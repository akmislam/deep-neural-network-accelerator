==> flow/design.v <==
module memory(clk, data_in, data_out, addr, wr_en);
    parameter                   T=16, SIZE=64;
    localparam                  LOGSIZE=$clog2(SIZE);
    input [T-1:0]               data_in;
    output logic [T-1:0]        data_out;
    input [LOGSIZE-1:0]         addr;
    input                       clk, wr_en;
    logic [SIZE-1:0][T-1:0]     mem;
    always_ff @(posedge clk) begin
        data_out <= mem[addr];
        if (wr_en)
            mem[addr] <= data_in;
    end
endmodule
module f_ff(clk, reset, clear, enable_f, acc, f);
    parameter                           T = 14;                          
    input                               clk, reset, clear, enable_f;     
    input signed [T-1:0]                acc;                             
    output logic signed [T-1:0]         f;                               
    always_ff @ (posedge clk) begin                                      
        if (reset == 1 || clear == 1)                                    
            f <= 0;                                                      
        else if (enable_f == 1)                                          
            f <= acc;                                                    
    end
endmodule
module control(clk, reset, input_valid, output_ready,
               addr_x, wr_en_x, addr_w, clear_acc, en_acc,
               input_ready, output_valid, state);
    parameter                   T = 14, M = 8, N = 8, P = 1;                                     
    localparam                  SIZE_x=$clog2(N), SIZE_w=$clog2(M*N);                            
    parameter [1:0]             STATE_INIT = 0,                                                  
                                STATE_STORE_X = 1, 
                                STATE_COMPUTE = 2, 
                                STATE_STALL = 3;
    output logic [1:0]          state; 
    logic [1:0]                 next_state;                                                      
    logic [SIZE_x:0]            iterations_x;                                                    
    logic [SIZE_w:0]            iterations_w;                                                    
    logic                       en_acc_delay, clear_acc_delay;                                   
    input                       clk, reset, input_valid, output_ready;                           
    output logic [SIZE_x-1:0]   addr_x;                                                          
    output logic [SIZE_w-1:0]   addr_w;                                                          
    output logic                wr_en_x, clear_acc, en_acc, input_ready, output_valid;           
    always_ff @ (posedge clk) begin
        if (reset)                                   
            state <= STATE_INIT;                     
        else begin                                   
            state <= next_state;                     
        end
    end
    always_ff @ (posedge clk) begin
        if (reset) begin                             
            iterations_x <= 0;                       
            iterations_w <= 0;                       
        end 
        else if (state == STATE_COMPUTE) begin       
            if (iterations_x == N-1) begin           
                iterations_x <= 0;                   
                iterations_w <= iterations_w + 1;  
            end
            else begin                               
                iterations_x <= iterations_x + 1;    
                iterations_w <= iterations_w + 1;    
            end
        end
        else if (state == STATE_STALL) begin         
            iterations_x <= iterations_x;            
            iterations_w <= iterations_w;            
        end
        else if (state != next_state) begin          
            iterations_x <= 0;                       
            iterations_w <= 0;                       
        end
        else if (state == STATE_STORE_X && input_valid && input_ready)    
            iterations_x <= iterations_x + 1;        
    end
    always_ff @ (posedge clk) begin
        if (reset) begin                             
            en_acc <= 0;                             
            clear_acc <= 1;                          
        end
        else begin                                   
            en_acc <= en_acc_delay;                  
            clear_acc <= clear_acc_delay;            
        end
    end
    always_ff @ (posedge clk) begin
        if (reset)                                   
            output_valid <= 0;                       
        if (state == STATE_STALL && next_state == STATE_STALL)   
            output_valid <= 1;                       
        else                                         
            output_valid <= 0;                       
    end
    always_comb begin
        case(state)
            STATE_INIT: begin
                addr_x = 0;                          
                wr_en_x = 0;                         
                addr_w = 0;                          
                clear_acc_delay = 1;                 
                en_acc_delay = 0;                    
                input_ready = 0;                     
                if (input_valid)                     
                    next_state = STATE_STORE_X;      
                else
                    next_state = STATE_INIT;         
            end
            STATE_STORE_X: begin                    
                addr_x = iterations_x;               
                wr_en_x = 1;                         
                addr_w = 0;                          
                clear_acc_delay = 0;                 
                en_acc_delay = 0;                    
                input_ready = 1;                     
                if (input_valid && iterations_x == N-1)          
                    next_state = STATE_COMPUTE;                  
                else                                             
                    next_state = STATE_STORE_X;                  
            end
            STATE_COMPUTE: begin
                addr_x = iterations_x;               
                wr_en_x = 0;                         
                addr_w = iterations_w;               
                clear_acc_delay = 0;                 
                en_acc_delay = 1;                    
                input_ready = 0;                     
                if ((iterations_w + 1) % N == 0)     
                    next_state = STATE_STALL;        
                else                                 
                    next_state = STATE_COMPUTE;      
            end
            STATE_STALL: begin
                addr_x = iterations_x;               
                wr_en_x = 0;                         
                addr_w = iterations_w;               
                en_acc_delay = 0;                    
                if (output_valid && output_ready)    
                    clear_acc_delay = 1;             
                else                                 
                    clear_acc_delay = 0;             
                input_ready = 0;                     
                if (output_valid && output_ready) begin              
                    if (iterations_w == M*N/P)                         
                        next_state = STATE_INIT;                     
                    else                                             
                        next_state = STATE_COMPUTE;                  
                end
                else                                                 
                    next_state = STATE_STALL;                        
            end
            default: begin
                addr_x = 0;                          
                wr_en_x = 0;                         
                addr_w = 0;                          
                clear_acc_delay = 1;                 
                en_acc_delay = 0;                    
                input_ready = 0;                     
                next_state = STATE_INIT;             
            end
        endcase
    end
endmodule
Tool chain data of control
What the tools print for control, step after step.
Line numbers count from 1 in the design file above.
Operators carry their Yosys type and port widths (W data, S select, Z words).
Cell names lack the library's common part.
{ "design": {"top_module": "control", "clock_port": "clk", "cell_library": "sky130hd", "corner": "tt_025C_1v80"} }

Word-level counts
Yosys after proc, flatten, opt, wreduce and memory -nomap, before mapping. Memory bits, and registers merged into a memory's read port (data or address), are not among the register bits. Print and check cells are not counted. Equal cells are merged and count once.
{ "word_totals": {"regBits": 16, "wordCells": 54} }
{ "classes": {"addsub": 2, "eq_ne": 8, "mux": 21, "n_reduce_logical": 17} }
{ "ops": {"columns": ["op", "n"], "rows": [
  ["$logic_not A32 Y1", 1],
  ["$mux W7", 3],
  ["$mux W4", 5],
  ["$pmux W6 S2", 1],
  ["$reduce_or A3 Y1", 3],
  ["$pmux W2 S4", 1],
  ["$add A7 B1 Y7 const B", 1],
  ["$eq A7 B7 Y1 const B", 1],
  ["$eq A2 B2 Y1 const B", 3],
  ["$reduce_or A2 Y1", 3],
  ["$pmux W3 S2", 1],
  ["$mux W2", 3],
  ["$logic_and A1 B1 Y1", 5],
  ["$reduce_and A2 Y1", 2],
  ["$add A4 B1 Y4 const B", 1],
  ["$eq A4 B3 Y1 const B", 1],
  ["$pmux W1 S2", 2],
  ["$mux W1", 4],
  ["$reduce_bool A3 Y1", 1],
  ["$pmux W1 S3", 1],
  ["$eq A2 B1 Y1 const B", 1],
  ["$ne A2 B1 Y1 const B", 1],
  ["$ne A2 B2 Y1", 1],
  ["$logic_not A2 Y1", 1],
  ["$reduce_bool A2 Y1", 1]
]} }

Depth
Longest topological path by Yosys (ltp), each cell counted once; first at word level (registers and memories cut), then after technology mapping (sequential cells cut; the memories' decode and read muxes count).
{ "depth": {"depth_word": 8, "abc_area": 0, "ltp_mapped": 9, "depth_no_buf": 9} }

Mapped cells and area
Yosys stat after the flow's synthesis: flattened, memories mapped to cells. It holds for the ABC_AREA given above (unset counts as 0); a run with the other value may have another netlist.
{ "synth_totals": {"cell_count": 120, "yosys_area_um2": 1038.5, "ffs": 16, "n_buf": 4} }
{ "types": {"columns": ["type", "n", "area_total_um2"], "rows": [
  ["dfxtp_1", 16, 320.307],
  ["ha_1", 8, 100.096],
  ["nor2b_1", 10, 62.56],
  ["a21oi_1", 12, 60.058],
  ["nor2_1", 12, 45.043],
  ["a31oi_1", 5, 31.28],
  ["and3_1", 5, 31.28],
  ["a32oi_4", 1, 27.526],
  ["o41ai_4", 1, 27.526],
  ["nand4b_1", 3, 26.275],
  ["nand3_1", 5, 25.024],
  ["a21o_1", 3, 22.522],
  ["inv_1", 6, 22.522],
  ["o21ai_1", 4, 20.019],
  ["xnor2_1", 2, 17.517],
  ["xnor2_2", 1, 16.266],
  ["o21ai_0", 3, 15.014],
  ["or4_1", 2, 15.014]
]} }
Not listed: further types 17, cells in them 21.

Worst setup path after synthesis
Source: OpenSTA report_checks on the synthesized netlist (no wires, ideal clock, input and output delay 20% of the period each), path of least setup slack; recovery checks are left aside. Register names are those of the netlist, which keeps one name where synthesis merged equal registers.
{ "synth_path": {"kind": "reg-to-reg", "from": "register state[1]", "to": "register iterations_w[5]", "clock_period_ns": 2.55, "setup_time_ns": 0.070, "launch_ns": 0.000, "arrival_ns": 2.273, "required_ns": 2.480, "setup_slack_ns": 0.206, "path_delay_ns": 2.343, "driving_pins": 9, "synth_period_reached_ns": 2.344} }
"path_delay_ns" = arrival - input delay + setup time.
"driving_pins" counts driving pins, that of a launching flip-flop among them; a cell with two outputs on the path counts twice.
"synth_period_reached_ns" is the clock period less the worst setup slack; recovery checks do not enter. This is arithmetic on one report: input and output delays are still those of the set period (20% each).
The rows between start and end are the longest chain of elaborated cells between them; the timing report does not say that the signal goes this way. Where chains are equally long, one stands for them.
A line is the first line of the expression or statement that the cell stems from. Yosys adds cells for indexed reads and writes and turns some case tables into memories.
At most two assigning lines are given for a register; there are more.
{ "synth_via": {"cell_sequence": "dfxtp_1 -> ha_1 -> clkbuf_1 -> a31oi_1 -> a21o_1 -> a21o_1 -> a21o_1 -> or4_1 -> a21oi_1", "elab_chain_len": 6, "cone_cells": 12} }
{ "synth_rtl": {"columns": ["item", "line_no", "rtl"], "rows": [
  ["from (decl)", 36, "output logic [1:0]          state;"],
  ["from (assign)", 47, "state <= STATE_INIT;"],
  ["from (assign)", 49, "state <= next_state;"],
  ["$eq A2 B2 Y1", 97, "case(state)"],
  ["$pmux W2 S4", 97, null],
  ["$ne A2 B2 Y1", 71, "else if (state != next_state) begin"],
  ["$mux W7", 71, null],
  ["$mux W7", 67, "else if (state == STATE_STALL) begin"],
  ["$mux W7", 57, "else if (state == STATE_COMPUTE) begin"],
  ["to (assign)", 60, "iterations_w <= iterations_w + 1;"],
  ["to (assign)", 64, "iterations_w <= iterations_w + 1;"],
  ["to (decl)", 39, "logic [SIZE_w:0]            iterations_w;"]
]} }
Some nets on the timed path still bear RTL names; the line given drives or declares the net.
{ "synth_nets": {"columns": ["signal", "line_no"], "rows": [
  ["en_acc_delay", 97]
]} }

Worst path after layout
From the final timing report of run 1: the path of least setup slack in the routed layout; clock arrival at registers is part of the times.
{ "layout_path": {"kind": "reg-to-reg", "from": "register state[0]", "to": "register iterations_w[5]", "clock_period_ns": 3.3, "setup_time_ns": 0.07, "launch_ns": 0.29, "arrival_ns": 2.57, "required_ns": 3.53, "setup_slack_ns": 0.95, "driving_pins": 10} }
The rows between start and end are the longest chain of elaborated cells between them; the timing report does not say that the signal goes this way. Where chains are equally long, one stands for them.
At most two assigning lines are given for a register; there are more.
{ "layout_via": {"cell_sequence": "dfxtp_4 -> inv_2 -> ha_4 -> buf_4 -> nand3_2 -> a32oi_4 -> nor4_4 -> a21o_4 -> or4_4 -> a21oi_2", "elab_chain_len": 6, "cone_cells": 12} }
{ "layout_rtl": {"columns": ["item", "line_no", "rtl"], "rows": [
  ["from (decl)", 36, "output logic [1:0]          state;"],
  ["from (assign)", 47, "state <= STATE_INIT;"],
  ["from (assign)", 49, "state <= next_state;"],
  ["$eq A2 B2 Y1", 97, "case(state)"],
  ["$pmux W2 S4", 97, null],
  ["$ne A2 B2 Y1", 71, "else if (state != next_state) begin"],
  ["$mux W7", 71, null],
  ["$mux W7", 67, "else if (state == STATE_STALL) begin"],
  ["$mux W7", 57, "else if (state == STATE_COMPUTE) begin"],
  ["to (assign)", 60, "iterations_w <= iterations_w + 1;"],
  ["to (assign)", 64, "iterations_w <= iterations_w + 1;"],
  ["to (decl)", 39, "logic [SIZE_w:0]            iterations_w;"]
]} }
Some nets on the timed path still bear RTL names; the line given drives or declares the net.
{ "layout_nets": {"columns": ["signal", "line_no"], "rows": [
  ["en_acc_delay", 97]
]} }

==> runs of control <==
Module control, platform sky130hd: 2 stored runs of the flow (Yosys, OpenROAD) with differing settings, in no particular order. Input and output delays are each 20% of the period that was set; the output load is 0.01 pF.
"achieved_period_ns": clock period set for the run, less the worst setup slack. It is reckoned from that one timing run; input and output delays stay at 20% of the period that was set.
"critical_path_time_ns": the worst setup path's part of the clock period (all of it between registers, 20% less for each end at a port) less its slack. A launch clock that arrives late makes it longer, a capture clock that arrives late makes it shorter.
"power_total_uw": no workload was simulated; the value follows from the tool's default switching activity.
[
  {
    "run": "run 1",
    "settings": { "period_ns": 3.3, "CORE_UTILIZATION": 35, "SETUP_SLACK_MARGIN": 0.98, "PLACE_DENSITY_LB_ADDON": 0.29, "HOLD_SLACK_MARGIN": 0.24, "CORE_MARGIN": 5, "TNS_END_PERCENT": 75, "CTS_CLUSTER_SIZE": 22, "MIN_ROUTING_LAYER": "met1", "CAP_MARGIN": 20, "SLEW_MARGIN": 20 },
    "results": { "design.die.area_um2": 4156.4, "tns_ns": 0.000, "achieved_period_ns": 2.346, "power_total_uw": 450.4, "layout_utilization_pct": 57.0, "critical_path_time_ns": 2.35, "path_kind": "reg-to-reg", "setup_ws_ns": 0.954, "yosys_chip_area_um2": 1038.5, "timing.hold.ws_ns": 0.502, "finalCellArea_um2": 1597.8 }
  },
  {
    "run": "run 2",
    "settings": { "period_ns": 3.9, "CORE_UTILIZATION": 44, "SETUP_SLACK_MARGIN": 0.5, "CORE_ASPECT_RATIO": 1.39, "CELL_PAD_IN_SITES_GLOBAL_PLACEMENT": 2, "GPL_ROUTABILITY_DRIVEN": 0, "CTS_CLUSTER_SIZE": 63, "CAP_MARGIN": 35, "MIN_ROUTING_LAYER": "met2", "CORE_MARGIN": 2, "SLEW_MARGIN": 20 },
    "results": { "design.die.area_um2": 2769.9, "tns_ns": 0.000, "achieved_period_ns": 3.059, "power_total_uw": 330.2, "layout_utilization_pct": 57.2, "critical_path_time_ns": 2.28, "path_kind": "reg-to-output", "setup_ws_ns": 0.841, "yosys_chip_area_um2": 1038.5, "timing.hold.ws_ns": 0.500, "finalCellArea_um2": 1258.7 }
  }
]
